==> flow/design.v <==
`timescale 1ns / 1ps
parameter input_size = 4'd11;
parameter data_size = 4'd15; 
parameter REAL = 0;
parameter IMAG = 1;
module butterfly_unit_intermediate(	
	input wire clk,
	input wire rst,
	input wire [data_size:0] i_data_ra,
	input wire [data_size:0] i_data_ca,
	input wire [data_size:0] i_data_rb,
	input wire [data_size:0] i_data_cb,
	input wire [3:0] twiddle_num,
	input wire new_input_flag,  
	output reg [data_size:0] o_data_ra,
	output reg [data_size:0] o_data_ca,
	output reg [data_size:0] o_data_rb,
	output reg [data_size:0] o_data_cb,
	output reg ready_flag
    );
	wire [15:0] twiddle_real;
	wire [15:0] twiddle_imag;
	twiddle_LUT twiddle(	.clk(clk),
								.rst(rst),
								.twiddle_num(twiddle_num),
								.twiddle_val_real(twiddle_real),
								.twiddle_val_imag(twiddle_imag));
	reg [31:0] mult_out_r;
	reg [31:0] mult_out_c;
	reg [63:0] temp_r;
	reg [63:0] temp_c;
	wire [31:0] i_data_rb_extend;
	wire [31:0] i_data_cb_extend;
	wire [31:0] i_twiddle_r_extend;
	wire [31:0] i_twiddle_c_extend;
	assign i_data_rb_extend = {{(data_size+1){i_data_rb[data_size]}}, i_data_rb};
	assign i_data_cb_extend = {{(data_size+1){i_data_cb[data_size]}}, i_data_cb};
	assign i_twiddle_r_extend = {{(data_size+1){twiddle_real[data_size]}}, twiddle_real};
	assign i_twiddle_c_extend = {{(data_size+1){twiddle_imag[data_size]}}, twiddle_imag};
	reg [1:0] ready_flag_counter;
	always @ (posedge clk) begin
		if (rst) begin
			ready_flag <= 0;
			ready_flag_counter <= 2'b0;
		end															 
		else if (new_input_flag) begin 	 
			if (ready_flag_counter == 3) begin							 
				ready_flag <= 1;												 
			end
			ready_flag_counter <= ready_flag_counter + 1;  
		end
		else begin
			ready_flag <= 0;
			ready_flag_counter <= 0;
		end
	end
	always @ (posedge clk, posedge rst)
		if(rst) begin
			o_data_ra <= 0;
			o_data_ca <= 0;
			o_data_rb <= 0;
			o_data_cb <= 0;
			mult_out_r <= 31'd0;
			mult_out_c <= 31'd0;
			temp_r <= 63'd0;
			temp_c <= 63'd0;
		end
		else begin
			temp_r <= i_data_rb_extend*i_twiddle_r_extend + (~(i_data_cb_extend*i_twiddle_c_extend) + 1);  
			temp_c <= i_data_rb_extend*i_twiddle_c_extend + i_data_cb_extend*i_twiddle_r_extend;
			mult_out_r <= temp_r[31:0];
			mult_out_c <= temp_c[31:0];
			o_data_ra <= i_data_ra + mult_out_r[2*data_size:data_size];  
			o_data_ca <= i_data_ca + mult_out_c[2*data_size:data_size];
			o_data_rb <= i_data_ra + (~mult_out_r[2*data_size:data_size]+1);
			o_data_cb <= i_data_ca + (~mult_out_c[2*data_size:data_size]+1);
		end
endmodule
`timescale 1ns / 1ps
module twiddle_LUT(
	input clk,
	input rst,
	input [3:0] twiddle_num,
	output reg [15:0] twiddle_val_real,
	output reg [15:0] twiddle_val_imag
);
	always @ (posedge clk, posedge rst) begin
		if (rst) begin
			twiddle_val_real <= 16'b0;
			twiddle_val_imag <= 16'b0;
		end
		else begin
			case (twiddle_num)
				4'd0: begin
					twiddle_val_real <= 16'b0111111111111111;
					twiddle_val_imag <= 16'b0000000000000000;
				end
				4'd1: begin
					twiddle_val_real <= 16'b0111011001000001;
					twiddle_val_imag <= 16'b1100111100000101;
				end
				4'd2: begin
					twiddle_val_real <= 16'b0101101010000010;
					twiddle_val_imag <= 16'b1010010101111110;
				end
				4'd3: begin
					twiddle_val_real <= 16'b0011000011111011;
					twiddle_val_imag <= 16'b1000100110111111;
				end
				4'd4: begin
					twiddle_val_real <= 16'b0000000000000000;
					twiddle_val_imag <= 16'b1000000000000001;
				end
				4'd5: begin
					twiddle_val_real <= 16'b1100111100000101;
					twiddle_val_imag <= 16'b1000100110111111;
				end
				4'd6: begin
					twiddle_val_real <= 16'b1010010101111110;
					twiddle_val_imag <= 16'b1010010101111110;
				end
				4'd7: begin
					twiddle_val_real <= 16'b1000100110111111;
					twiddle_val_imag <= 16'b1100111100000101;
				end
				4'd8: begin
					twiddle_val_real <= 16'b1000000000000001;
					twiddle_val_imag <= 16'b0000000000000000;
				end
				4'd9: begin
					twiddle_val_real <= 16'b1000100110111111;
					twiddle_val_imag <= 16'b0011000011111011;
				end
				4'd10: begin
					twiddle_val_real <= 16'b1010010101111110;
					twiddle_val_imag <= 16'b0101101010000010;
				end
				4'd11: begin
					twiddle_val_real <= 16'b1100111100000101;
					twiddle_val_imag <= 16'b0111011001000001;
				end
				4'd12: begin
					twiddle_val_real <= 16'b0000000000000000;
					twiddle_val_imag <= 16'b0111111111111111;
				end
				4'd13: begin
					twiddle_val_real <= 16'b0011000011111011;
					twiddle_val_imag <= 16'b0111011001000001;
				end
				4'd14: begin
					twiddle_val_real <= 16'b0101101010000010;
					twiddle_val_imag <= 16'b0101101010000010;
				end
				4'd15: begin
					twiddle_val_real <= 16'b0111011001000001;
					twiddle_val_imag <= 16'b0011000011111011;
				end
			endcase
		end
	end
endmodule
-- From RTL to reports: butterfly_unit_intermediate
What the tools print for butterfly_unit_intermediate, step after step.
Line numbers count from 1 in the design file above.
Operators carry their Yosys type and port widths (W data, S select, Z words).
Library cell names are shortened.
The mark -- stands for no value.
- top: butterfly_unit_intermediate
- clock: clk
- cell library: sky130hd
- timing corner: tt_025C_1v80

-- Word level
Yosys after proc, flatten, opt, wreduce and memory -nomap, before mapping. Enables and synchronous resets that opt folds into registers are not counted as muxes. Memory bits, and registers merged into a memory's read port (data or address), are not among the register bits. Print and check cells are not counted. Equal cells are merged and count once.
Yosys's memory passes give these memory sizes; they may raise the number of words (mostly to a power of two), join words into wider ones and drop unused or constant bits.
- bits in registers: 191
- bits in read-only memories at 512
- noted word width x clocked read ports: 32
- memories at 1
- input port bits: 71
- output and inout bits at 65
- noted word-level cells: 31
- memory list (name ; words ; bits a word ; rd ports ; wr ports ; line ; text):
    (no name shown) ; 16 ; 32 ; 1 ; 0 ; 93 ; case (twiddle_num)
- add/sub/neg operators: 10
- multipliers: 4
- noted equal/unequal tests: 1
- noted bitwise gates (word level): 4
- noted reductions and logical operators: 1
- operator list (operator ; count):
    $mul A32 B32 Y31 ; 4
    $add A16 B16 Y16 ; 4
    $add A31 B31 Y31 ; 2
    $add A16 B1 Y16 const B ; 2
    $not A16 Y16 ; 2
    $add A31 B1 Y31 const B ; 1
    $not A31 Y31 ; 1
    $add A2 B1 Y2 const B ; 1
    $eq A2 B2 Y1 const B ; 1
    $reduce_or A2 Y1 ; 1
    $not A1 Y1 ; 1

-- Logic depth
Yosys ltp: most cells in a row. Word level: on the elaborated netlist, between registers, memories and ports. Mapped: between sequential cells and ports; inverters and the memories' decode and read muxes count.
- word-level depth at 4
- ABC_AREA at 0
- mapped depth at 46
- noted mapped depth without buffers: 44

-- After synthesis
The flow's flattened synthesis, as Yosys stat reports it; memories are mapped. The netlist is that of the ABC_AREA named above (0 if unset); the other value can give another one.
- standard cells after synthesis: 5390
- cell area after synthesis: 53244.8 um^2
- sequential area at 3763.6 um^2
- noted mapped flip-flops: 151
- buffers at 153
- cell types (cell ; count ; total area (um^2)):
    fa_1 ; 1363 ; 2.73E+04
    ha_1 ; 524 ; 6.56E+03
    inv_1 ; 1741 ; 6.54E+03
    dfrtp_1 ; 148 ; 3.7E+03
    and2_1 ; 301 ; 1.88E+03
    nand2_1 ; 447 ; 1.68E+03
    xnor2_1 ; 185 ; 1.62E+03
    clkbuf_1 ; 150 ; 563.04
    a21oi_1 ; 93 ; 465.446
    xor2_1 ; 39 ; 341.578
    nor2_1 ; 78 ; 292.781
    a21o_1 ; 25 ; 187.68
    o21ai_0 ; 37 ; 185.178
    nor2b_1 ; 23 ; 143.888
    nor3_1 ; 24 ; 120.115
    o21bai_1 ; 16 ; 120.115
    nand3_1 ; 23 ; 115.11
    o21a_1 ; 13 ; 97.594
Not listed: further types 60, cells in them 160.
The figures by module come from a second, unflattened synthesis with its own total; it is not the netlist above.
- noted cell total of the unflattened synthesis: 5723
- area total of the unflattened synthesis at 54781.3 um^2
Each row is one instance without its submodules.
- by module (module ; instances ; cells ; area (um^2) ; seq. area (um^2)):
    butterfly_unit_intermediate ; 1 ; 5612 ; 53582.6 ; 3213.1
    twiddle_LUT ; 1 ; 111 ; 1198.6 ; 550.5

-- Timing after synthesis
Source: OpenSTA report_checks on the synthesized netlist (no wires, ideal clock, input and output delay 20% of the period each), path of least setup slack; recovery checks are left aside. Register names are those of the netlist, which keeps one name where synthesis merged equal registers.
- kind: in2reg
- start point: input i_data_cb[15]
- end point: register temp_r[30]
- noted period: 13.5 ns
- noted external input delay: 2.700 ns
- setup time: 0.125 ns
- launch time at the first pin: 2.700 ns
- arrival at 13.277 ns
- data required time at 13.375 ns
- noted slack: 0.098 ns
- noted delay of the path: 10.702 ns
- stages at 39
- path buffers: 2
- synthesis period reached: 13.402 ns
"delay of the path" is the arrival time less input delay plus setup time.
"stages" counts driving pins, that of a launching flip-flop among them; a cell with two outputs on the path counts twice.
"synthesis period reached" = period - worst setup slack (recovery checks aside). The figure is calculated, with input and output delays left at 20% of the set period.
The rows between start and end are the longest chain of elaborated cells between them; the timing report does not say that the signal goes this way. Where chains are equally long, one stands for them.
Each line given opens the expression or statement behind the cell; cells for indexed reads and writes are added by Yosys, which also makes memories of some case tables.
- cells stage by stage: clkbuf_1 clkbuf_1 nand2_1 inv_1 fa_1 fa_1 fa_1 fa_1 fa_1 fa_1 fa_1 fa_1 ha_1 a21o_1 a21oi_1 nor2_1 a21oi_1 o31a_1 [3 not listed] fa_1 fa_1 inv_1 fa_1 fa_1 inv_1 fa_1 inv_1 fa_1 inv_1 ha_1 nand3_1 or2_2 nor3b_2 nor4b_2 nor3_2 a31oi_1 xnor2_1
- length of the longest elaborated chain at 4
- elaborated cells on any way between the ends: 4
- noted RTL lines with such cells: 1
- classes of those cells: add/sub (2); mul (1); logic (1)
- ends and longest elaborated chain, after synthesis (element ; line ; text):
    start: declaration ; 12 ; input wire [data_size:0] i_data_cb,
    $mul A32 B32 Y31 ; 69 ; temp_r <= i_data_rb_extend*i_twiddle_r_extend + (~(i_data_cb_extend*i_twiddle_c_extend) + 1);
    $not A31 Y31 ; 69 ;
    $add A31 B1 Y31 ; 69 ;
    $add A31 B31 Y31 ; 69 ;
    end: assignment ; 65 ; temp_r <= 63'd0;
    end: assignment ; 69 ;

-- Timing after layout
From the final timing report of flow run B: the path of least setup slack in the routed layout; clock arrival at registers is part of the times.
- kind: in2reg
- start point: input i_data_cb[12]
- end point: register temp_r[30]
- noted period: 29.0 ns
- noted external input delay: 5.80 ns
- setup time: 0.12 ns
- launch time at the first pin: 5.80 ns
- arrival at 19.56 ns
- data required time at 29.40 ns
- noted slack: 9.85 ns
- stages at 42
- path buffers: 2
The rows between start and end are the longest chain of elaborated cells between them; the timing report does not say that the signal goes this way. Where chains are equally long, one stands for them.
- cells stage by stage: clkdlybuf4s50_1 clkbuf_1 nand2_1 fa_1 inv_1 fa_1 fa_1 inv_1 fa_1 inv_1 fa_1 inv_1 fa_1 inv_1 fa_1 fa_1 ha_1 a21o_1 [6 not listed] fa_1 fa_1 inv_1 fa_1 inv_1 fa_1 fa_1 inv_1 fa_1 inv_1 ha_1 nand3_1 or2_2 nor3b_2 nor4b_2 nor3_2 a31oi_1 xnor2_1
- length of the longest elaborated chain at 4
- elaborated cells on any way between the ends: 4
- noted RTL lines with such cells: 1
- classes of those cells: add/sub (2); mul (1); logic (1)
- ends and longest elaborated chain, post-layout (element ; line ; text):
    start: declaration ; 12 ; input wire [data_size:0] i_data_cb,
    $mul A32 B32 Y31 ; 69 ; temp_r <= i_data_rb_extend*i_twiddle_r_extend + (~(i_data_cb_extend*i_twiddle_c_extend) + 1);
    $not A31 Y31 ; 69 ;
    $add A31 B1 Y31 ; 69 ;
    $add A31 B31 Y31 ; 69 ;
    end: assignment ; 65 ; temp_r <= 63'd0;
    end: assignment ; 69 ;

==> results <==
Stored flow runs of butterfly_unit_intermediate (2 of them; Yosys, OpenROAD, sky130hd). They differ in their settings and are not a sequence. Constraints: input delay and output delay 20% of the set period each, output load 0.01 pF.
By "reached clock period" is meant the clock period of the run minus its worst setup slack. This is arithmetic on one report: input and output delays are still those of the set period (20% each).

Flow run A

==> flow/run.sh <==
#!/bin/bash
# the make line also repeats the synthesis and layout settings of config.mk as NAME=value (left out here)
make -C /OpenROAD-flow-scripts/flow DESIGN_CONFIG=/design/flow/config.mk WORK_HOME=/design/flow/orfs CLKGATE_MAP_FILE= finish
==> flow/config.mk <==
export PLATFORM = sky130hd
export DESIGN_NAME = butterfly_unit_intermediate
export DESIGN_NICKNAME = butterfly_unit_intermediate
export VERILOG_FILES = /design/flow/design.v
export SDC_FILE = /design/flow/constraint.sdc
export NUM_CORES = 4
export LEC_CHECK = 0
export ABC_AREA = 0
export CAP_MARGIN = 35
export CELL_PAD_IN_SITES_DETAIL_PLACEMENT = 2
export CORE_ASPECT_RATIO = 0.92
export CORE_MARGIN = 2
export CORE_UTILIZATION = 61
export CTS_CLUSTER_DIAMETER = 284
export MAX_ROUTING_LAYER = met5
export PLACE_DENSITY_LB_ADDON = 0.1
export SLEW_MARGIN = 20
==> flow/constraint.sdc <==
create_clock -name core_clock -period 13.6 [get_ports {clk}]
set_input_delay 2.7200 -clock core_clock [delete_from_list [all_inputs] [get_ports {clk}]]
set_output_delay 2.7200 -clock core_clock [all_outputs]
set_load 0.01 [all_outputs]

Flow run A: stopped before the end: placement reported a tool error.

Flow run B

==> flow/run.sh <==
#!/bin/bash
# the make line also repeats the synthesis and layout settings of config.mk as NAME=value (left out here)
make -C /OpenROAD-flow-scripts/flow DESIGN_CONFIG=/design/flow/config.mk WORK_HOME=/design/flow/orfs CLKGATE_MAP_FILE= finish
==> flow/config.mk <==
export PLATFORM = sky130hd
export DESIGN_NAME = butterfly_unit_intermediate
export DESIGN_NICKNAME = butterfly_unit_intermediate
export VERILOG_FILES = /design/flow/design.v
export SDC_FILE = /design/flow/constraint.sdc
export NUM_CORES = 4
export LEC_CHECK = 0
export CAP_MARGIN = 20
export CORE_MARGIN = 2
export CORE_UTILIZATION = 47
export CTS_CLUSTER_SIZE = 45
export GPL_TIMING_DRIVEN = 0
export MAX_ROUTING_LAYER = met4
export SETUP_SLACK_MARGIN = -0.75
export SLEW_MARGIN = 20
==> flow/constraint.sdc <==
create_clock -name core_clock -period 29.0 [get_ports {clk}]
set_input_delay 5.8000 -clock core_clock [delete_from_list [all_inputs] [get_ports {clk}]]
set_output_delay 5.8000 -clock core_clock [all_outputs]
set_load 0.01 [all_outputs]

Measured in flow run B:
- noted the Yosys chip area after synthesis: 53244.8 um^2
- worst setup slack after layout: 9.848 ns
- noted the total die area: 115995.0 um^2
- noted the total negative slack on setup checks: 0.000 ns
- worst-case hold slack at 0.349 ns
- reached clock period at 19.152 ns
- noted the utilization: 50.8%
